==> flow/design.v <==
module trafficLight(clock,reset, gLength, yLength, rLength, carCount, light,walkButton, walkLight, walkCount);
    input clock;
    input reset; 
    input walkButton;
    input [10:0] gLength;  
    input [10:0] yLength;  
    input [10:0] rLength;  
    output [8:0] carCount;  
    output [1:0] light;  
    output [8:0] walkCount;  
    output walkLight;  
    reg [8:0] carCount; 
    reg [8:0] walkCount;
    reg [1:0] light;
    reg walkLight; 
    reg [10:0] currentCounterGreen;  
    reg [10:0] currentCounterYellow;  
    reg [10:0] currentCounterRed;  
    reg yellowFlipper = 0;  
    reg walkEnable = 0; 
    always @(posedge clock) begin 
        if(reset) begin
            currentCounterGreen <= 0;
            currentCounterYellow <= 0;
            currentCounterRed <= 0;
            light <= 2'b00;
            carCount <= 0;
            walkCount <= 0;
            walkEnable <= 0;
            walkLight <= 0;
            yellowFlipper <= 0;
        end
        else begin
            if(light == 2'b00 && currentCounterGreen == 0 && currentCounterYellow == 0 && currentCounterRed == 0 )begin  
                currentCounterGreen <= gLength;
                currentCounterYellow <= yLength;
                currentCounterRed <= rLength;
                walkEnable <= 0;
                light <= 2'b10;
                walkLight <= 0;
            end
            if(walkButton && (light == 2'b01 || light == 2'b11))begin  
                walkEnable <= walkButton;
            end
            if(light == 2'b10) begin  
                carCount <= carCount + 1;
                currentCounterGreen <= currentCounterGreen - 1;
                if(currentCounterGreen == 0) begin  
                    light <= 2'b01;
                    yellowFlipper = 0;
                end
            end
            else if(light == 2'b01)begin  
                if(yellowFlipper)begin
                    carCount <= carCount + 1;
                    currentCounterYellow <= currentCounterYellow - 1;
                    yellowFlipper <= 0;
                    if(currentCounterYellow == 0)begin
                        light <= 2'b00;  
                    end
                end
                else begin  
                    yellowFlipper <= 1; 
                    currentCounterYellow <= currentCounterYellow - 1;
                    if(currentCounterYellow == 0)begin
                        light <= 2'b00;  
                    end
                end
            end
            else begin  
                if(currentCounterRed != 0)begin
                    if (walkEnable) begin
                        walkLight <= 1;
                        walkCount <= walkCount + 1; 
                    end
                    currentCounterRed <= currentCounterRed - 1;
                end
            end
        end    
    end
endmodule
## From RTL to reports: trafficLight

What the tools print for trafficLight, step after step.
Lines are those of the file above, counted from 1.
Not given: -

- Top module: trafficLight
- Clock port: clock
- Library: sky130hd
- Library corner: tt_025C_1v80

## Elaborated design

Source: Yosys, flattened and elaborated, memories not mapped. Widths are those after wreduce. Registers that Yosys merges into a memory's read port (data or address) are not register bits. Print and check cells do not count. Equal cells are merged and count once.

- Add/subtract/negate cells: 5
- Equality and inequality tests: 4
- Multiplexer cells: 28
- Bitwise operators: 2
- Reductions and logical operators: 17

Operators with widths:

| cell | count |
|---|---|
| 11-bit two-way mux | 9 |
| 11-bit by 1-bit subtractor with 11-bit output (second input constant) | 3 |
| 11-bit zero test | 3 |
| 9-bit two-way mux | 3 |
| 9-bit by 1-bit adder with 9-bit output (second input constant) | 2 |
| 11-bit nonzero test | 1 |
| 1-bit two-way mux | 11 |
| 2-bit two-way mux | 5 |
| 2-bit nonzero test | 4 |
| 1-bit logical AND | 4 |
| 2-bit equality test (second input constant) | 2 |
| 2-bit AND reduction | 2 |
| 4-bit AND reduction | 1 |
| 1-bit inverter | 2 |
| 2-bit by 1-bit equality test with 1-bit output (second input constant) | 1 |
| 2-bit != test (second input constant) | 1 |
| 2-bit zero test | 1 |
| 1-bit logical OR | 1 |

- Bits in registers: 56
- Output and inout port bits: 21

## Depth

Yosys ltp: most cells in a row. Word level: on the elaborated netlist, between registers, memories and ports. Mapped: between sequential cells and ports; inverters and the memories' decode and read muxes count.

- Depth in word-level cells: 9
- ABC_AREA: 0
- Mapped depth: 8
- Depth with buffers taken out: 6

## Synthesis result

Yosys stat after the flow's synthesis: flattened, memories mapped to cells. It holds for the ABC_AREA given above (unset counts as 0); a run with the other value may have another netlist.
The area totals of this step are shown rounded.

Cell types:

| cell type | count | total area (µm²) |
|---|---|---|
| sky130_fd_sc_hd__dfxtp_1 | 56 | 1.12E+03 |
| sky130_fd_sc_hd__a21oi_1 | 30 | 150.144 |
| sky130_fd_sc_hd__ha_1 | 10 | 125.12 |
| sky130_fd_sc_hd__nand4_1 | 20 | 125.12 |
| sky130_fd_sc_hd__or4_1 | 15 | 112.608 |
| sky130_fd_sc_hd__xnor2_1 | 12 | 105.101 |
| sky130_fd_sc_hd__nor2_1 | 25 | 93.84 |
| sky130_fd_sc_hd__or3_1 | 14 | 87.584 |
| sky130_fd_sc_hd__clkbuf_1 | 19 | 71.318 |
| sky130_fd_sc_hd__nand2b_1 | 11 | 68.816 |
| sky130_fd_sc_hd__nand2_1 | 18 | 67.565 |
| sky130_fd_sc_hd__xor2_1 | 7 | 61.309 |
| sky130_fd_sc_hd__a31oi_1 | 9 | 56.304 |
| sky130_fd_sc_hd__nor4_1 | 9 | 56.304 |
| sky130_fd_sc_hd__o22ai_1 | 9 | 56.304 |
| sky130_fd_sc_hd__o21ai_0 | 10 | 50.048 |
| sky130_fd_sc_hd__inv_1 | 12 | 45.043 |
| sky130_fd_sc_hd__nor3_1 | 9 | 45.043 |

Other cell types: 35; their cells: 69.

- Standard cells after synthesis: 364
- Cell area after synthesis: 3070 µm²
- Flip-flops: 56

## Timing after synthesis

Path of least setup slack by OpenSTA after synthesis, without wires, with an ideal clock, recovery checks aside; 20% of the period is set as input and as output delay. Where synthesis merged equal registers, the netlist keeps one of their names.

- Path type: register -> register
- From: register currentCounterRed[0]
- To: register currentCounterYellow[10]
- Period: 3280 ps
- Library setup time: 70 ps
- Data arrival time: 2354 ps
- Data required time: 3210 ps
- Slack: 856 ps
- Delay of the path: 2424 ps
- Stages: 9
- Synthesis period reached: 2424 ps

"delay of the path" is the arrival time less input delay plus setup time.
"stages": output pins that drive a net of the path, with the launching flip-flop's if there is one; two outputs of one cell count as two.
"synthesis period reached" is the clock period less the worst setup slack; recovery checks do not enter. This is arithmetic on one report: input and output delays are still those of the set period (20% each).
Between the ends stands the longest chain of elaborated cells between them, by number of cells; it is not shown to be the way that was timed. Of several equally long chains one is given.
Each line given opens the expression or statement behind the cell; cells for indexed reads and writes are added by Yosys, which also makes memories of some case tables.
A register here has more assigning lines than the two given.

- Path through: sky130_fd_sc_hd__dfxtp_1 -> sky130_fd_sc_hd__inv_1 -> sky130_fd_sc_hd__ha_1 -> sky130_fd_sc_hd__or3b_2 -> sky130_fd_sc_hd__clkbuf_1 -> sky130_fd_sc_hd__or4_4 -> sky130_fd_sc_hd__buf_6 -> sky130_fd_sc_hd__or4_1 -> sky130_fd_sc_hd__a21oi_1
- Cells in the longest elaborated chain: 5

Ends and longest elaborated chain, after synthesis:

| element | line | text |
|---|---|---|
| start: declaration | 18 | `reg [10:0] currentCounterRed;` |
| start: assignment | 37 | `currentCounterRed <= rLength;` |
| start: assignment | 76 | `currentCounterRed <= currentCounterRed - 1;` |
| 11-bit zero test | 34 | `if(light == 2'b00 && currentCounterGreen == 0 && currentCounterYellow == 0 && currentCounterRed == 0 )begin` |
| 1-bit logical AND | 34 |  |
| 11-bit two-way mux | 34 |  |
| 11-bit two-way mux | 53 | `else if(light == 2'b01)begin` |
| 11-bit two-way mux | 45 | `if(light == 2'b10) begin` |
| end: assignment | 36 | `currentCounterYellow <= yLength;` |
| end: assignment | 56 | `currentCounterYellow <= currentCounterYellow - 1;` |
| end: declaration | 17 | `reg [10:0] currentCounterYellow;` |

## Path in the finished layout

Path of least setup slack in the final report of job 1 (OpenROAD, finished layout, wires in). Where an end is a register, its clock arrival counts in the times.
The path's times are printed in steps of 10 ps; the period is the one set.

- Path type: register -> register
- From: register currentCounterRed[0]
- To: register currentCounterRed[9]
- Period: 3020 ps
- Library setup time: 60 ps
- Data arrival time: 3000 ps
- Data required time: 3270 ps
- Slack: 270 ps
- Stages: 9

Between the ends stands the longest chain of elaborated cells between them, by number of cells; it is not shown to be the way that was timed. Of several equally long chains one is given.
A register here has more assigning lines than the two given.

- Path through: sky130_fd_sc_hd__dfxtp_1 -> sky130_fd_sc_hd__inv_1 -> sky130_fd_sc_hd__ha_1 -> sky130_fd_sc_hd__or3b_2 -> sky130_fd_sc_hd__clkbuf_1 -> sky130_fd_sc_hd__nor4_2 -> sky130_fd_sc_hd__clkbuf_1 -> sky130_fd_sc_hd__nand4_1 -> sky130_fd_sc_hd__a21oi_1
- Cells in the longest elaborated chain: 6

Ends and longest elaborated chain, after layout:

| element | line | text |
|---|---|---|
| start: declaration | 18 | `reg [10:0] currentCounterRed;` |
| start: assignment | 37 | `currentCounterRed <= rLength;` |
| start: assignment | 76 | `currentCounterRed <= currentCounterRed - 1;` |
| 11-bit zero test | 34 | `if(light == 2'b00 && currentCounterGreen == 0 && currentCounterYellow == 0 && currentCounterRed == 0 )begin` |
| 1-bit logical AND | 34 |  |
| 11-bit two-way mux | 34 |  |
| 11-bit two-way mux | 71 | `if(currentCounterRed != 0)begin` |
| 11-bit two-way mux | 53 | `else if(light == 2'b01)begin` |
| 11-bit two-way mux | 45 | `if(light == 2'b10) begin` |
| end: assignment | 37 |  |
| end: assignment | 76 |  |
| end: declaration | 18 |  |

--- measured runs ---
Flow measurements of trafficLight on sky130hd: 2 stored runs with different settings, listed in no order. Input and output delays are each 20% of the period that was set; the output load is 0.01 pF.
"clock period achieved" = clock period - worst setup slack. The figure is calculated, with input and output delays left at 20% of the set period.
"critical setup path time" is the time allowed to the run's worst setup path (the clock period less input and output delay, where it has them) less its slack. Clock arrival times count: a late capture clock shortens it, a late launch clock lengthens it.
"power" is the tool's figure for a default switching activity; nothing was simulated.
"critical setup path time" is given in steps of 10 ps.
Measured values are rounded.

### Job 1

==> flow/run.sh <==
#!/bin/bash
# the make line also repeats the synthesis and layout settings of config.mk as NAME=value (left out here)
make -C /OpenROAD-flow-scripts/flow DESIGN_CONFIG=/design/flow/config.mk WORK_HOME=/design/flow/orfs CLKGATE_MAP_FILE= finish
==> flow/config.mk <==
export PLATFORM = sky130hd
export DESIGN_NAME = trafficLight
export DESIGN_NICKNAME = trafficLight
export VERILOG_FILES = /design/flow/design.v
export SDC_FILE = /design/flow/constraint.sdc
export NUM_CORES = 4
export LEC_CHECK = 0
export CAP_MARGIN = 20
export CORE_MARGIN = 2
export CORE_UTILIZATION = 35
export GPL_ROUTABILITY_DRIVEN = 1
export GPL_TIMING_DRIVEN = 0
export SLEW_MARGIN = 20
export TNS_END_PERCENT = 75
==> flow/constraint.sdc <==
create_clock -name core_clock -period 3.02 [get_ports {clock}]
set_input_delay 0.6040 -clock core_clock [delete_from_list [all_inputs] [get_ports {clock}]]
set_output_delay 0.6040 -clock core_clock [all_outputs]
set_load 0.01 [all_outputs]

Results of job 1:
- Critical setup path time: 2750 ps
- Class of the worst setup path: register -> register
- Clock period achieved: 2753 ps
- Total negative slack on setup checks: 0 ps
- Final utilization: 45.0 %
- Power: 3.15 mW
- Standard-cell area after layout: 3870 µm²
- Smallest hold slack: 493 ps
- Synthesis area: 3070 µm²
- Die footprint: 9530 µm²
- Smallest setup slack: 267 ps

### Job 2

==> flow/run.sh <==
#!/bin/bash
# the make line also repeats the synthesis and layout settings of config.mk as NAME=value (left out here)
make -C /OpenROAD-flow-scripts/flow DESIGN_CONFIG=/design/flow/config.mk WORK_HOME=/design/flow/orfs CLKGATE_MAP_FILE= finish
==> flow/config.mk <==
export PLATFORM = sky130hd
export DESIGN_NAME = trafficLight
export DESIGN_NICKNAME = trafficLight
export VERILOG_FILES = /design/flow/design.v
export SDC_FILE = /design/flow/constraint.sdc
export NUM_CORES = 4
export LEC_CHECK = 0
export CAP_MARGIN = 20
export CORE_ASPECT_RATIO = 0.74
export CORE_MARGIN = 2
export CORE_UTILIZATION = 46
export CTS_CLUSTER_DIAMETER = 214
export GPL_ROUTABILITY_DRIVEN = 1
export GPL_TIMING_DRIVEN = 0
export PLACE_DENSITY_LB_ADDON = 0.23
export SLEW_MARGIN = 35
==> flow/constraint.sdc <==
create_clock -name core_clock -period 4.07 [get_ports {clock}]
set_input_delay 0.8140 -clock core_clock [delete_from_list [all_inputs] [get_ports {clock}]]
set_output_delay 0.8140 -clock core_clock [all_outputs]
set_load 0.01 [all_outputs]

Results of job 2:
- Critical setup path time: 2720 ps
- Class of the worst setup path: register -> register
- Clock period achieved: 2718 ps
- Total negative slack on setup checks: 0 ps
- Final utilization: 60.1 %
- Power: 2.34 mW
- Standard-cell area after layout: 3850 µm²
- Smallest hold slack: 491 ps
- Synthesis area: 3070 µm²
- Die footprint: 7340 µm²
- Smallest setup slack: 1350 ps
--- end ---
